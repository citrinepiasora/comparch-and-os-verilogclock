==> flow/design.v <==
`timescale 1ns/1ps
module clock (
    clk,
    reset_n,
    second,
    minute,
    hour,
    sec_count
    );
    input clk, reset_n;
    output reg [5:0] second, minute;
    output reg [4:0] hour;
    output reg [27:0] sec_count;  
    always @(posedge(clk) or posedge(reset_n)) begin
        if(reset_n == 1'b1) begin
            sec_count <= 0;
            second <= 0;
            hour <= 0;
            minute <= 0;
        end
        else if(clk == 1'b1) begin
            sec_count <= sec_count + 1;
            if (sec_count >= 99999999) begin  
                second <= second + 1;
                sec_count <= 0;
            end
            if (second >= 60) begin  
                second <= 0;
                minute <= minute + 1;
            end
            if (minute >= 60) begin  
                minute <= 0;
                hour <= hour + 1;
            end
            if (hour >= 24) begin  
                hour <= 0;
            end
        end
    end
endmodule  
# Tool chain data of clock
# What the tools print for clock, step after step.
# Line numbers count from 1 in the design file above.
# Operators carry their Yosys type and port widths (W data, S select, Z words).
# Library cell names are shortened.
# The mark n/a stands for no value.
# inputs
top,clock
clock_port,clk
cell_library,sky130hd
lib_corner,tt_025C_1v80

# Elaborated design
# Counts by Yosys on the flattened word-level netlist (proc, flatten, opt, wreduce; memories kept). Register bits leave out memories and registers merged into their read ports (data or address). Print and check cells are left out. Cells with the same type and inputs are merged into one.
# bits
regBits,45
output_inout_bits,45
elab_cells,22
inputBits,2
# classes
reduce_and_logical,3
mux,7
add_sub_neg,4
cmp,4
# op_table
op,count
$add A28 B1 Y28 const B,1
$ge A28 B27 Y1 const B,1
$mux W28,1
$mux W6,4
$add A6 B1 Y6 const B,2
$ge A6 B6 Y1 const B,2
$mux W5,2
$reduce_bool A2 Y1,3
$add A5 B1 Y5 const B,1
$ge A5 B5 Y1 const B,1

# Longest topological paths
# Yosys ltp: most cells in a row. Word level: on the elaborated netlist, between registers, memories and ports. Mapped: between sequential cells and ports; inverters and the memories' decode and read muxes count.
# logic_depth
word_depth,3
abc_area,1
ltp_mapped,11
mapped_depth_nobuf,10

# Netlist
# Source: synth_stat.txt of the flow (Yosys; design flattened, memories mapped). It holds for the ABC_AREA given above (unset counts as 0); a run with the other value may have another netlist.
# The area totals of this step are shown rounded.
# synth_totals
area_um2,2570
ffs,45
buffers,4
seqArea_um2,1130
stdcells,362
# by_type
cell_type,count,type_area_um2
dfrtp_1,45,1126.08
nand2_1,100,375.36
nor2_1,72,270.259
inv_1,51,191.434
nand3_1,23,115.11
xor2_1,11,96.342
nor3_1,14,70.067
ha_1,5,62.56
a21oi_1,12,60.058
nand4_1,9,56.304
buf_6,2,22.522
nand3_2,2,20.019
xnor2_1,2,17.517
o21ai_0,3,15.014
nor2_2,2,12.512
nor2_4,1,11.261
mux2i_1,1,10.01
nor3_2,1,10.01
# Not listed: further types 6, cells in them 6.

# Path before layout
# Source: OpenSTA report_checks on the synthesized netlist (no wires, ideal clock, input and output delay 20% of the period each), path of least setup slack; recovery checks are left aside. Register names are those of the netlist, which keeps one name where synthesis merged equal registers.
# synth_path
path_type,reg-to-reg
start,register sec_count[0]
end,register sec_count[0]
slack_ps,362
path_stages,11
t_required_ps,1882
path_buffers,2
t_first_pin_ps,0
path_delay_ps,1648
tclk_ps,2010
setup_ps,128
arrival_time_ps,1520
synth_period_reached_ps,1648
# "path_delay_ps" is the arrival time less input delay plus setup time.
# "path_stages": output pins that drive a net of the path, with the launching flip-flop's if there is one; two outputs of one cell count as two.
# "synth_period_reached_ps" is the clock period less the worst setup slack; recovery checks do not enter. This is arithmetic on one report: input and output delays are still those of the set period (20% each).
# Between the ends stands the longest chain of elaborated cells between them, by number of cells; it is not shown to be the way that was timed. Of several equally long chains one is given.
# Each line given opens the expression or statement behind the cell; cells for indexed reads and writes are added by Yosys, which also makes memories of some case tables.
# A register here has more assigning lines than the two given.
# synth_between
cell_sequence,dfrtp_1 -> ha_1 -> nand2_1 -> nor2_4 -> nand2_2 -> nand2_1 -> nand3_2 -> nand3_2 -> buf_6 -> buf_6 -> nor2_1
elab_chain_len,2
cells_between,3
cone_lines,2
classes_between,1 x add/sub; 1 x compare; 1 x mux
# synth_lines
item,line_no,rtl
start: declaration,13,output reg [27:0] sec_count;
start: assignment,16,sec_count <= 0;
start: assignment,22,sec_count <= sec_count + 1;
$add A28 B1 Y28,22,
$mux W28,23,if (sec_count >= 99999999) begin
end: assignment,22,
end: assignment,25,sec_count <= 0;
end: declaration,13,

# Worst path after layout
# From the final timing report of run A: the path of least setup slack in the routed layout; clock arrival at registers is part of the times.
# The report prints the path's times to 10 ps; the period is as set.
# layout_path
path_type,reg-to-reg
start,register sec_count[0]
end,register sec_count[17]
t_required_ps,2490
setup_ps,110
slack_ps,420
arrival_time_ps,2080
t_first_pin_ps,290
path_stages,10
tclk_ps,2320
path_buffers,1
# Between the ends stands the longest chain of elaborated cells between them, by number of cells; it is not shown to be the way that was timed. Of several equally long chains one is given.
# A register here has more assigning lines than the two given.
# layout_between
cell_sequence,dfrtp_1 -> ha_1 -> nand2_1 -> nor2_4 -> nand2_2 -> nand2_1 -> nand3_2 -> nand3_2 -> buf_6 -> nor2_1
elab_chain_len,2
cells_between,3
cone_lines,2
classes_between,1 x add/sub; 1 x compare; 1 x mux
# layout_lines
item,line_no,rtl
start: declaration,13,output reg [27:0] sec_count;
start: assignment,16,sec_count <= 0;
start: assignment,22,sec_count <= sec_count + 1;
$add A28 B1 Y28,22,
$mux W28,23,if (sec_count >= 99999999) begin
end: assignment,22,
end: assignment,25,sec_count <= 0;
end: declaration,13,

Add stored flow runs of clock

Stored flow runs of clock (2 of them; Yosys, OpenROAD, sky130hd). They differ in their settings and are not a sequence. Constraints: input delay and output delay 20% of the set period each, output load 0.01 pF.
"timing.achieved_period_ps": clock period set for the run, less the worst setup slack. It is reckoned from that one timing run; input and output delays stay at 20% of the period that was set.
"worstPathTime_ps" = time allowed to the worst setup path (clock period - input delay - output delay, where it has them) - its slack; a late launch clock adds to it, a late capture clock takes from it.
"design_power_w" rests on the timing tool's default activity at the inputs, not on a simulated workload.
"worstPathTime_ps" is known to 10 ps.
Values from the reports are rounded here.

Run A, flow files:
==> flow/run.sh <==
#!/bin/bash
# the make line also repeats the synthesis and layout settings of config.mk as NAME=value (left out here)
make -C /OpenROAD-flow-scripts/flow DESIGN_CONFIG=/design/flow/config.mk WORK_HOME=/design/flow/orfs CLKGATE_MAP_FILE= finish
==> flow/config.mk <==
export PLATFORM = sky130hd
export DESIGN_NAME = clock
export DESIGN_NICKNAME = clock
export VERILOG_FILES = /design/flow/design.v
export SDC_FILE = /design/flow/constraint.sdc
export NUM_CORES = 4
export LEC_CHECK = 0
export ABC_AREA = 1
export CAP_MARGIN = 20
export CORE_ASPECT_RATIO = 1.97
export CORE_MARGIN = 2
export CORE_UTILIZATION = 23
export CTS_CLUSTER_DIAMETER = 324
export GPL_TIMING_DRIVEN = 1
export PLACE_DENSITY_LB_ADDON = 0.16
export SETUP_SLACK_MARGIN = 0.17
export SLEW_MARGIN = 20
==> flow/constraint.sdc <==
create_clock -name core_clock -period 2.32 [get_ports {clk}]
set_input_delay 0.4640 -clock core_clock [delete_from_list [all_inputs] [get_ports {clk}]]
set_output_delay 0.4640 -clock core_clock [all_outputs]
set_load 0.01 [all_outputs]

==> results of run A, as CSV <==
result,value
utilization_pct,31.0
total_negative_slack_ps,0
design_power_w,0.00209
synth_area_um2,2570
stdcell_area_um2,3410
worst_setup_slack_ps,416
timing.achieved_period_ps,1904
dieArea_um2,12100
worstPathTime_ps,1900
worst_setup_path_type,"reg-to-reg"

Run B, flow files:
==> flow/run.sh <==
#!/bin/bash
# the make line also repeats the synthesis and layout settings of config.mk as NAME=value (left out here)
make -C /OpenROAD-flow-scripts/flow DESIGN_CONFIG=/design/flow/config.mk WORK_HOME=/design/flow/orfs CLKGATE_MAP_FILE= finish
==> flow/config.mk <==
export PLATFORM = sky130hd
export DESIGN_NAME = clock
export DESIGN_NICKNAME = clock
export VERILOG_FILES = /design/flow/design.v
export SDC_FILE = /design/flow/constraint.sdc
export NUM_CORES = 4
export LEC_CHECK = 0
export CAP_MARGIN = 40
export CELL_PAD_IN_SITES_DETAIL_PLACEMENT = 2
export CORE_ASPECT_RATIO = 1.38
export CORE_MARGIN = 2
export CORE_UTILIZATION = 17
export CTS_CLUSTER_SIZE = 84
export GPL_ROUTABILITY_DRIVEN = 1
export GPL_TIMING_DRIVEN = 0
export MIN_ROUTING_LAYER = met1
export PLACE_DENSITY = 0.65
export SETUP_SLACK_MARGIN = 0.73
export SLEW_MARGIN = 20
export TNS_END_PERCENT = 100
==> flow/constraint.sdc <==
create_clock -name core_clock -period 2.57 [get_ports {clk}]
set_input_delay 0.5140 -clock core_clock [delete_from_list [all_inputs] [get_ports {clk}]]
set_output_delay 0.5140 -clock core_clock [all_outputs]
set_load 0.01 [all_outputs]

==> results of run B, as CSV <==
result,value
utilization_pct,26.4
total_negative_slack_ps,0
design_power_w,0.00186
synth_area_um2,2260
stdcell_area_um2,3430
worst_setup_slack_ps,710
timing.achieved_period_ps,1860
dieArea_um2,14300
worstPathTime_ps,1860
worst_setup_path_type,"reg-to-reg"
